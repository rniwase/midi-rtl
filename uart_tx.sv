==> flow/design.v <==
`timescale 1 ns / 1 ns
module uart_tx #(
  parameter BAUDGEN_PERIOD = 1600   
)(
  input  logic       clk,       
  input  logic       reset_n,   
  output logic       tx_out,    
  input  logic       valid,     
  output logic       ready,     
  input  logic [7:0] d_in       
);
  logic[7:0] d_storereg;
  always_ff @(posedge clk) begin
    if (~reset_n)
      d_storereg <= 8'd0;
    else if (ready & valid)
      d_storereg <= d_in;
    else
      d_storereg <= d_storereg;
  end
  logic [15:0] baudgen_t_count;
  logic [ 3:0] baudgen_b_count;
  logic baudgen_t_match, endoftx;
  assign baudgen_t_match = baudgen_t_count == BAUDGEN_PERIOD-1;
  assign endoftx = baudgen_t_count == BAUDGEN_PERIOD-2 & baudgen_b_count == 4'd9;
  always_ff @(posedge clk) begin
    if (~reset_n)
      ready <= 1'b1;
    else if (endoftx)
      ready <= 1'b1;
    else if (ready & valid)
      ready <= 1'b0;
    else
      ready <= ready;
  end
  always_ff @(posedge clk) begin
    if (~ready) begin
      if (baudgen_t_match)
        baudgen_t_count <= 16'd0;
      else
        baudgen_t_count <= baudgen_t_count + 16'd1;
    end
    else if (valid & ready)
      baudgen_t_count <= 16'd0;
    else
      baudgen_t_count <= BAUDGEN_PERIOD-1;
  end
  always_ff @(posedge clk) begin
    if (~reset_n)
      baudgen_b_count <= 4'd9;
    else if (ready & valid)
      baudgen_b_count <= 4'd0;
    else if (~ready & baudgen_t_match)
      baudgen_b_count <= baudgen_b_count + 4'd1;
    else
      baudgen_b_count <= baudgen_b_count;
  end
  logic tx_out_buf;
  always_ff @(posedge clk) begin
    case (baudgen_b_count)
      4'd0: tx_out_buf <= 1'b0;
      4'd9: tx_out_buf <= 1'b1;
      default: tx_out_buf <= d_storereg[baudgen_b_count-1];
    endcase
  end
  always_ff @(posedge clk)
    tx_out <= tx_out_buf;
endmodule
* From RTL to reports: uart_tx *
What the tools print for uart_tx, step after step.
Line numbers count from 1 in the design file above.
Library cell names are shortened.
The mark -- stands for no value.

inputs
  design top = uart_tx
  clock = clk
  cell library = sky130hd
  timing corner = tt_025C_1v80

* After elaboration *
Source: Yosys, flattened and elaborated, memories not mapped. Widths are those after wreduce. Registers that Yosys merges into a memory's read port (data or address) are not register bits. Print and check cells do not count. Equal cells are merged and count once.

word-level totals
  register bits after elaboration = 31
  output and inout bits = 2
  elaborated cells = 29

operators by class
  add/sub/neg operators = 3
  eq/ne operators = 3
  shift operators = 1
  multiplexer cells = 6
  bitwise logic cells = 5
  reductions and logical operators = 4

operators by type and width
  cell                                                         number
  16-bit by 11-bit == test with 1-bit output with constant B   2
  16-bit 2-to-1 mux                                            2
  16-bit by 1-bit adder with 16-bit output with constant B     1
  11-bit 2-to-1 mux                                            1
  8-bit by 5-bit indexed select with 1-bit output              1
  4-bit 2-to-1 mux                                             2
  4-bit by 1-bit subtractor with 5-bit output with constant B  1
  2-bit OR reduction                                           2
  4-bit by 1-bit adder with 4-bit output with constant B       1
  4-bit == test with constant B                                1
  4-bit logical NOT                                            1
  1-bit bitwise AND                                            3
  1-bit inverter                                               2
  2-bit nonzero test                                           1
  1-bit parallel mux with 2-bit select                         1

* Longest topological paths *
Depth = most cells in a row (Yosys ltp): at word level without a register or memory, in the mapped netlist without a sequential cell, where the memories' decode and read muxes count.

logic depth
  depth in word-level cells = 4
  ABC_AREA = 0
  depth in mapped cells = 7
  gate-level depth less buffers = 6

* Mapped cells and area *
The flow's flattened synthesis, as Yosys stat reports it; memories are mapped. The netlist is that of the ABC_AREA named above (0 if unset); the other value can give another one.
Totals and module areas in this step are rounded.

mapped netlist
  cell count = 174
  synthesis area = 0.00148 mm²
  area of sequential cells = 0.000621 mm²
  flip-flops = 31
  buffers = 11

cells by type
  type      number  total area (µm²)
  dfxtp_1   31      620.595
  nand2_1   24      90.086
  xor2_1    10      87.584
  ha_1      6       75.072
  nor2_1    14      52.55
  nand4_1   8       50.048
  o21ai_0   10      50.048
  a21oi_1   9       45.043
  nand3_1   9       45.043
  xnor2_1   5       43.792
  clkbuf_1  10      37.536
  or4_1     5       37.536
  mux2i_1   3       30.029
  inv_1     6       22.522
  mux4_2    1       22.522
  nor4_1    3       18.768
  and4_1    2       17.517
  nor3_1    3       15.014

Not listed: further types 14, cells in them 15.

* Worst setup path after synthesis *
Source: OpenSTA report_checks on the synthesized netlist (no wires, ideal clock, input and output delay 20% of the period each), path of least setup slack; recovery checks are left aside. Register names are those of the netlist, which keeps one name where synthesis merged equal registers.

path after synthesis
  path type = reg2reg
  from = reg baudgen_t_count[8]
  to = reg baudgen_b_count[3]
  clock period = 2970 ps
  library setup time = 123 ps
  arrival time = 1871 ps
  required time = 2847 ps
  path slack = 976 ps
  path delay = 1994 ps
  stages on the path = 5
  buffers on the path = 1
  synthesis period reached = 1994 ps

"path delay" is the arrival time less input delay plus setup time.
"stages on the path": output pins that drive a net of the path, with the launching flip-flop's if there is one; two outputs of one cell count as two.
"synthesis period reached" = period - worst setup slack (recovery checks aside). The figure is calculated, with input and output delays left at 20% of the set period.
The rows between start and end are the longest chain of elaborated cells between them; the timing report does not say that the signal goes this way. Where chains are equally long, one stands for them.
Each line given opens the expression or statement behind the cell; cells for indexed reads and writes are added by Yosys, which also makes memories of some case tables.
A register here has more assigning lines than the two given.

on the way, after synthesis
  cells stage by stage = dfxtp_1 > or4_1 > or4_1 > clkbuf_2 > a311o_2
  cells in the longest elaborated chain = 4
  elaborated cells between the ends (all ways) = 5
  RTL lines with such cells = 3
  classes of those cells = eq/ne: 1; mux: 2; logic: 1; reduce/logical: 1

RTL lines, path after synthesis
  element                                     RTL line  RTL
  from (decl)                                 21        logic [15:0] baudgen_t_count;
  from (assign)                               41        baudgen_t_count <= baudgen_t_count + 16'd1;
  from (assign)                               46        baudgen_t_count <= BAUDGEN_PERIOD-1;
  16-bit by 11-bit == test with 1-bit output  24        assign baudgen_t_match = baudgen_t_count == BAUDGEN_PERIOD-1;
  1-bit bitwise AND                           53        else if (~ready & baudgen_t_match)
  4-bit 2-to-1 mux                            53
  4-bit 2-to-1 mux                            51        else if (ready & valid)
  to (assign)                                 54        baudgen_b_count <= baudgen_b_count + 4'd1;
  to (assign)                                 56        baudgen_b_count <= baudgen_b_count;
  to (decl)                                   22        logic [ 3:0] baudgen_b_count;

* Timing after layout *
From the final timing report of job 1: the path of least setup slack in the routed layout; clock arrival at registers is part of the times.
The path's times are printed in steps of 10 ps; the period is the one set.

path after layout
  path type = reg2reg
  from = reg baudgen_t_count[8]
  to = reg baudgen_b_count[2]
  clock period = 3140 ps
  library setup time = 70 ps
  arrival time = 2380 ps
  required time = 3360 ps
  path slack = 980 ps
  stages on the path = 5
  buffers on the path = 0

The rows between start and end are the longest chain of elaborated cells between them; the timing report does not say that the signal goes this way. Where chains are equally long, one stands for them.
A register here has more assigning lines than the two given.

on the way, after layout
  cells stage by stage = dfxtp_1 > or4_1 > or4_1 > or3_1 > a21oi_1
  cells in the longest elaborated chain = 2
  elaborated cells between the ends (all ways) = 2
  RTL lines with such cells = 2
  classes of those cells = eq/ne: 1; logic: 1

RTL lines, path after layout
  element                                     RTL line  RTL
  from (decl)                                 21        logic [15:0] baudgen_t_count;
  from (assign)                               41        baudgen_t_count <= baudgen_t_count + 16'd1;
  from (assign)                               46        baudgen_t_count <= BAUDGEN_PERIOD-1;
  16-bit by 11-bit == test with 1-bit output  24        assign baudgen_t_match = baudgen_t_count == BAUDGEN_PERIOD-1;
  1-bit bitwise AND                           53        else if (~ready & baudgen_t_match)
  to (assign)                                 54        baudgen_b_count <= baudgen_b_count + 4'd1;
  to (assign)                                 56        baudgen_b_count <= baudgen_b_count;
  to (decl)                                   22        logic [ 3:0] baudgen_b_count;

## Implementation results

Measured results for uart_tx: 2 stored runs of the Yosys and OpenROAD flow on sky130hd. The settings differ; the order carries no meaning. The constraints put input and output delay at 20% of the set period each and load the outputs with 0.01 pF.
"reached clock period" is the run's clock period less its worst setup slack. It is reckoned from that one timing run; input and output delays stay at 20% of the period that was set.
By "worst path time" is meant the share of the clock period that the worst setup path is allowed (20% is reserved at inputs, 20% at outputs), minus its slack. Clock arrival times at its registers enter into it.
"power consumption" is the tool's figure for a default switching activity; nothing was simulated.
"worst path time" is given in steps of 10 ps.
Results are given in rounded form.
Settings: -- = not set for that run.

setting or result                          job 1    job 2
period_ns                                  3.14     1.88
CORE_UTILIZATION                           31       18
PLACE_DENSITY_LB_ADDON                     0.22     --
CORE_MARGIN                                3        5
ABC_AREA                                   0        1
SLEW_MARGIN                                30       20
MIN_ROUTING_LAYER                          met2     met2
MAX_ROUTING_LAYER                          met4     met5
CAP_MARGIN                                 20       20
PLACE_DENSITY                              --       0.38
CORE_ASPECT_RATIO                          --       1.8
CELL_PAD_IN_SITES_GLOBAL_PLACEMENT         --       0
TNS_END_PERCENT                            --       80
GPL_ROUTABILITY_DRIVEN                     --       0
CTS_CLUSTER_DIAMETER                       --       106
chip area after synthesis (Yosys) (mm²)    0.00148  0.0016
area inside the die boundary (mm²)         0.00563  0.011
standard-cell area after layout (mm²)      0.00171  0.00204
utilization                                0.381    0.233
lowest setup slack (ps)                    978      243
post-route setup TNS (ps)                  0        0
worst hold slack in the final report (ps)  335      326
power consumption (uW)                     864      1880
reached clock period (ps)                  2162     1637
worst path time (ps)                       2160     1260
critical path kind                         reg2reg  reg2out
